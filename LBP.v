==> flow/design.v <==
`timescale 1ns/10ps
module LBP ( clk, reset, gray_addr, gray_req, gray_ready, gray_data, lbp_addr, lbp_valid, lbp_data, finish);
input   	    clk;
input   	    reset;
output reg  [13:0] 	gray_addr;
output reg        	gray_req;
input   	    gray_ready;
input   [7:0] 	gray_data;
output  reg [13:0] 	lbp_addr;
output  reg	    lbp_valid;
output  [7:0] 	lbp_data;
output  reg	    finish;
parameter INIT      = 2'd0;
parameter LOAD      = 2'd1;
parameter CALCULATE = 2'd2;
parameter FINISH    = 2'd3;
reg [7:0] gray_data_reg;
reg     [6:0]   col,row;  
reg     [6:0]   col_t, row_t;
reg     [1:0]   cs,ns;
reg     [7:0]   working_data;
reg     [7:0]   sum;  
reg     [3:0]   counter;
wire    [13:0]  address = {col,row};
reg     [13:0]  zero_address;
wire calculate_done = (counter == 4'd8) ? 1'b1 : 1'b0;
wire load_done = (col==7'h01 && row==7'h7f) ? 1'b1 : 1'b0;
wire bigger = (gray_data_reg >= working_data) ? 1'b1 : 1'b0;
assign lbp_data = (cs == LOAD) ? sum : 8'd0;
always @(posedge clk or posedge reset) begin
    if(reset) begin
        gray_data_reg <= 8'b0;
    end
    else begin
        gray_data_reg <= gray_data;
    end
end
always @(posedge clk or posedge reset) begin
    if (reset) begin
        cs <= INIT;
    end
    else begin
        cs <= ns;
    end
end
always @(posedge clk or posedge reset) begin
    if (reset)
        working_data <= 8'd0;
    else if (cs == LOAD)
        working_data <= gray_data;
end
always @(posedge clk or posedge reset) begin
    if (reset) begin
        row <= 7'd1;
        col <= 7'd1;
    end
    else if (cs == CALCULATE && calculate_done) begin
        col <= (col == 7'h7e) ? 7'd1 : (col + 7'd1);
        row <= (col == 7'h7e) ? (row + 7'd1) : row;
    end
end
always @(posedge clk or posedge reset) begin
    if (reset) begin
        sum <= 8'd0;
        counter <= 4'd0;
    end
    else if (cs == LOAD) begin
        sum <= 8'd0;
        counter <= 4'd0;
    end
    else if (cs == CALCULATE) begin
        if (calculate_done) begin
            counter <= 4'd0;
            sum[counter-4'd1] <= (bigger) ? 1'b1 : 1'b0;
        end
        else begin
            sum[counter-4'd1] <= (bigger) ? 1'b1 : 1'b0;
            counter <= counter + 4'd1;
        end
    end    
end
always @(*) begin
    if (cs == CALCULATE) begin
        case (counter)
            4'd0 : begin
                col_t = col;
                row_t = row - 7'd1;
            end
            4'd1 : begin
                col_t = col + 7'd1;
                row_t = row - 7'd1;
            end
            4'd2 : begin
                col_t = col - 7'd1;
                row_t = row;
            end
            4'd3 : begin
                col_t = col + 7'd1;
                row_t = row;
            end
            4'd4 : begin
                col_t = col - 7'd1;
                row_t = row + 7'd1;
            end
            4'd5 : begin
                col_t = col;
                row_t = row + 7'd1;
            end
            4'd6 : begin
                col_t = col + 7'd1;
                row_t = row + 7'd1;
            end
            default : begin
                col_t = col;
                row_t = row;
            end
        endcase
    end
    else begin
        col_t = col - 7'd1;
        row_t = row - 7'd1;
    end
end
reg [13:0] lbp_addr_reg;
always @(posedge clk) begin
    if(!reset) begin
        if (cs == CALCULATE && counter == 4'd8) 
            lbp_addr_reg <= {row, col};
        else
            lbp_addr_reg <= zero_address;
    end
end
reg [13:0] gray_addr_reg;
always @(posedge clk or posedge reset) begin
    if(reset) begin
        gray_addr_reg <= {7'h1, 7'h1};
    end
    else if (cs == INIT) begin
        gray_addr_reg <= {7'h1, 7'h1};
    end
    else if (cs == CALCULATE && counter == 4'd8) begin
        gray_addr_reg <= (col == 7'h7e) ? {(row+7'h1), 7'h1} : {row, col+7'h1};
    end
    else begin
        gray_addr_reg <= {row_t, col_t};
    end
end
always @(*) begin
    lbp_addr = lbp_addr_reg;
    gray_addr = gray_addr_reg;
end
always @(*) begin
    if(row == 7'h01) 
        zero_address = {7'h00, col};
    else if (row == 7'h02)
        zero_address = {7'h7f, col};
    else if (row == 7'h03)
        zero_address = {col, 7'h00};
    else if (row == 7'h04)
        zero_address = {col, 7'h7f};
    else if (row == 7'h05) begin
        case (col)
            7'd1 : zero_address = {7'h00,7'h00};
            7'd2 : zero_address = {7'h00,7'h7f};
            7'd2 : zero_address = {7'h7f,7'h00};
            7'd2 : zero_address = {7'h7f,7'h7f};
            default : zero_address = {7'h00,7'h00};
        endcase
    end
    else zero_address = {7'h00,7'h00};
end
always @(*) begin
    case (cs)
        INIT        : ns = (gray_ready) ? LOAD : INIT;
        LOAD        : ns = (load_done) ?  FINISH : CALCULATE;
        CALCULATE   : ns = (calculate_done) ? LOAD : CALCULATE;
        FINISH      : ns = FINISH;
    endcase
end
always @(*) begin
    case (cs)
        INIT : begin
            gray_req = 1'b0;
            finish = 1'b0; 
            lbp_valid = 1'b0;
        end
        LOAD : begin
            gray_req = 1'b1;
            finish = 1'b0; 
            lbp_valid = (col == 7'd1 && row == 7'd1) ? 1'b0 : 1'b1;  
        end
        CALCULATE : begin
            gray_req = 1'b1;
            finish = 1'b0; 
            lbp_valid = (row <= 7'h5) ? 1'b1 : 1'b0;   
        end
        FINISH : begin
            gray_req = 1'b0;
            finish = 1'b1; 
            lbp_valid = 1'b0;
        end
    endcase
end
endmodule
## Step by step through the tools: LBP

What the tools print for LBP, step after step.
Lines are those of the file above, counted from 1.
Library cell names are shortened.
A cell with - has no value.

- Design top: LBP
- Clock port: clk
- Library: sky130hd
- Library corner: tt_025C_1v80

## After elaboration

Source: Yosys, flattened and elaborated, memories not mapped. Widths are those after wreduce. Registers that Yosys merges into a memory's read port (data or address) are not register bits. Print and check cells do not count.

- Bits of input ports: 11
- Register bits: 72

- Magnitude comparators: 2
- Bitwise operators: 3
- Reduce/logical cells: 15
- Muxes and demuxes: 34
- Equality and inequality tests: 19
- Shifts and indexed selects: 2
- Add/sub/neg operators: 7

Operators with widths:

| cell | number |
|---|---|
| 2-to-1 mux 14 bit | 8 |
| 2-to-1 mux 7 bit | 5 |
| case mux 7 bit (select 2 bit) | 2 |
| 2-to-1 mux 8 bit | 3 |
| == test 7 x 2 -> 1 bit (second input constant) | 3 |
| adder 7 x 1 -> 7 bit (second input constant) | 2 |
| subtractor 7 x 1 -> 7 bit (second input constant) | 2 |
| == test 7 x 1 -> 1 bit (second input constant) | 2 |
| == test 7 x 3 -> 1 bit (second input constant) | 2 |
| == test 7 bit (second input constant) | 2 |
| == test 4 x 3 -> 1 bit (second input constant) | 3 |
| 2-to-1 mux 4 bit | 3 |
| OR reduction 3 bit | 3 |
| variable shift 1 x 5 -> 8 bit | 1 |
| variable shift 1 x 5 -> 8 bit (first input constant) | 1 |
| OR reduction 2 bit | 4 |
| == test 4 x 2 -> 1 bit (second input constant) | 2 |
| greater-or-equal comparator 8 bit | 1 |
| AND 8 bit | 1 |
| bitwise OR 8 bit | 1 |
| inverter 8 bit | 1 |
| case mux 2 bit (select 4 bit) | 1 |
| 2-to-1 mux 1 bit | 8 |
| <= comparator 7 x 3 -> 1 bit (second input constant) | 1 |
| negation 4 -> 5 bit | 1 |
| logical AND 1 bit | 4 |
| == test 2 bit (second input constant) | 2 |
| adder 4 x 1 -> 4 bit (second input constant) | 1 |

Other operator kinds: 11; their cells: 12.

## Logic depth

Longest topological path by Yosys (ltp), each cell counted once; first at word level (registers and memories cut), then after technology mapping (sequential cells cut; the memories' decode and read muxes count).

- Depth after elaboration: 8
- ABC_AREA: 0
- Mapped depth: 10

## Synthesis result

Source: synth_stat.txt of the flow (Yosys; design flattened, memories mapped). It holds for the ABC_AREA given above (unset counts as 0); a run with the other value may have another netlist.

- Mapped flip-flops: 74
- Area of sequential cells: 0.0019281 sq mm
- Mapped cells: 491
- Synthesis area: 0.0045506 sq mm
- Buffer cells: 37

Cell types:

| cell type | number | area in all (sq um) |
|---|---|---|
| dfrtp_1 | 55 | 1376.32 |
| edfxtp_1 | 14 | 420.403 |
| ha_1 | 23 | 287.776 |
| nand2_1 | 49 | 183.926 |
| o21ai_0 | 31 | 155.149 |
| xnor2_1 | 17 | 148.893 |
| dfstp_2 | 5 | 131.376 |
| a21oi_1 | 23 | 115.11 |
| clkbuf_1 | 27 | 101.347 |
| inv_1 | 27 | 101.347 |
| a21o_1 | 12 | 90.086 |
| nor2_1 | 23 | 86.333 |
| xor2_1 | 9 | 78.826 |
| nand3_1 | 14 | 70.067 |
| o311ai_0 | 7 | 61.309 |
| nor3_1 | 12 | 60.058 |
| and3_1 | 9 | 56.304 |
| a211oi_1 | 7 | 52.55 |

Not listed: further types 50, cells in them 127.

## Path before layout

Source: OpenSTA report_checks on the synthesized netlist (no wires, ideal clock, input and output delay 20% of the period each), path of least setup slack; recovery checks are left aside. Register names are those of the netlist, which keeps one name where synthesis merged equal registers.

- Path type: reg-to-reg
- From: register counter[0]
- To: register sum[6]
- Setup slack: -167 ps
- Period: 2290 ps
- Delay of the path: 2457 ps
- Arrival: 2365 ps
- Driving pins on the path: 9
- Period reached after synthesis: 2457 ps

"delay of the path" is the arrival time less input delay plus setup time.
"driving pins on the path": output pins that drive a net of the path, with the launching flip-flop's if there is one; two outputs of one cell count as two.
"period reached after synthesis" is the clock period less the worst setup slack; recovery checks do not enter. This is arithmetic on one report: input and output delays are still those of the set period (20% each).
The rows between start and end are the longest chain of elaborated cells between them; the timing report does not say that the signal goes this way. Where chains are equally long, one stands for them.
A line is the first line of the expression or statement that the cell stems from. Yosys adds cells for indexed reads and writes and turns some case tables into memories.
A register here has more assigning lines than the two given.
Lines with a computed index may be missing from the assigning lines.

- Cells stage by stage: dfrtp_1 clkbuf_1 inv_1 ha_1 xor2_2 o32ai_1 xor2_1 or4b_4 o31ai_2
- Cells in the longest elaborated chain: 8

RTL lines, path post-synthesis:

| item | line | source |
|---|---|---|
| from (decl) | 23 | `reg     [3:0]   counter;` |
| from (assign) | 65 | `counter <= 4'd0;` |
| from (assign) | 78 | `counter <= counter + 4'd1;` |
| subtractor 4 x 1 -> 4 bit | 77 | `sum[counter-4'd1] <= (bigger) ? 1'b1 : 1'b0;` |
| negation 4 -> 5 bit | 77 |  |
| variable shift 1 x 5 -> 8 bit | 77 |  |
| inverter 8 bit | 77 |  |
| AND 8 bit | 77 |  |
| bitwise OR 8 bit | 77 |  |
| 2-to-1 mux 8 bit | 71 | `else if (cs == CALCULATE) begin` |
| 2-to-1 mux 8 bit | 67 | `else if (cs == LOAD) begin` |
| to (assign) | 64 | `sum <= 8'd0;` |
| to (assign) | 68 | `sum <= 8'd0;` |
| to (decl) | 22 | `reg     [7:0]   sum;` |

==> runs of LBP <==
Below are 2 stored runs of the flow (Yosys, OpenROAD; platform sky130hd) on LBP, each with its settings, unordered. Constraints: input delay and output delay 20% of the set period each, output load 0.01 pF.

### Record 1

==> flow/run.sh <==
#!/bin/bash
# the make line also repeats the synthesis and layout settings of config.mk as NAME=value (left out here)
make -C /OpenROAD-flow-scripts/flow DESIGN_CONFIG=/design/flow/config.mk WORK_HOME=/design/flow/orfs CLKGATE_MAP_FILE= finish
==> flow/config.mk <==
export PLATFORM = sky130hd
export DESIGN_NAME = LBP
export DESIGN_NICKNAME = LBP
export VERILOG_FILES = /design/flow/design.v
export SDC_FILE = /design/flow/constraint.sdc
export NUM_CORES = 4
export LEC_CHECK = 0
export ABC_AREA = 0
export CAP_MARGIN = 20
export CELL_PAD_IN_SITES_DETAIL_PLACEMENT = 2
export CORE_MARGIN = 2
export CORE_UTILIZATION = 59
export GPL_TIMING_DRIVEN = 0
export PLACE_DENSITY_LB_ADDON = 0.25
export SLEW_MARGIN = 25
==> flow/constraint.sdc <==
create_clock -name core_clock -period 4.41 [get_ports {clk}]
set_input_delay 0.8820 -clock core_clock [delete_from_list [all_inputs] [get_ports {clk}]]
set_output_delay 0.8820 -clock core_clock [all_outputs]
set_load 0.01 [all_outputs]

Outcome of record 1: incomplete, placement halted on DPL-0033

### Record 2

==> flow/run.sh <==
#!/bin/bash
# the make line also repeats the synthesis and layout settings of config.mk as NAME=value (left out here)
make -C /OpenROAD-flow-scripts/flow DESIGN_CONFIG=/design/flow/config.mk WORK_HOME=/design/flow/orfs CLKGATE_MAP_FILE= finish
==> flow/config.mk <==
export PLATFORM = sky130hd
export DESIGN_NAME = LBP
export DESIGN_NICKNAME = LBP
export VERILOG_FILES = /design/flow/design.v
export SDC_FILE = /design/flow/constraint.sdc
export NUM_CORES = 4
export LEC_CHECK = 0
export ABC_AREA = 1
export CAP_MARGIN = 25
export CELL_PAD_IN_SITES_GLOBAL_PLACEMENT = 3
export CORE_MARGIN = 6
export CORE_UTILIZATION = 69
export CTS_CLUSTER_SIZE = 12
export MAX_ROUTING_LAYER = met4
export PLACE_DENSITY_LB_ADDON = 0.08
export SLEW_MARGIN = 20
==> flow/constraint.sdc <==
create_clock -name core_clock -period 3.33 [get_ports {clk}]
set_input_delay 0.6660 -clock core_clock [delete_from_list [all_inputs] [get_ports {clk}]]
set_output_delay 0.6660 -clock core_clock [all_outputs]
set_load 0.01 [all_outputs]

Outcome of record 2: incomplete, placement halted on FLW-0024
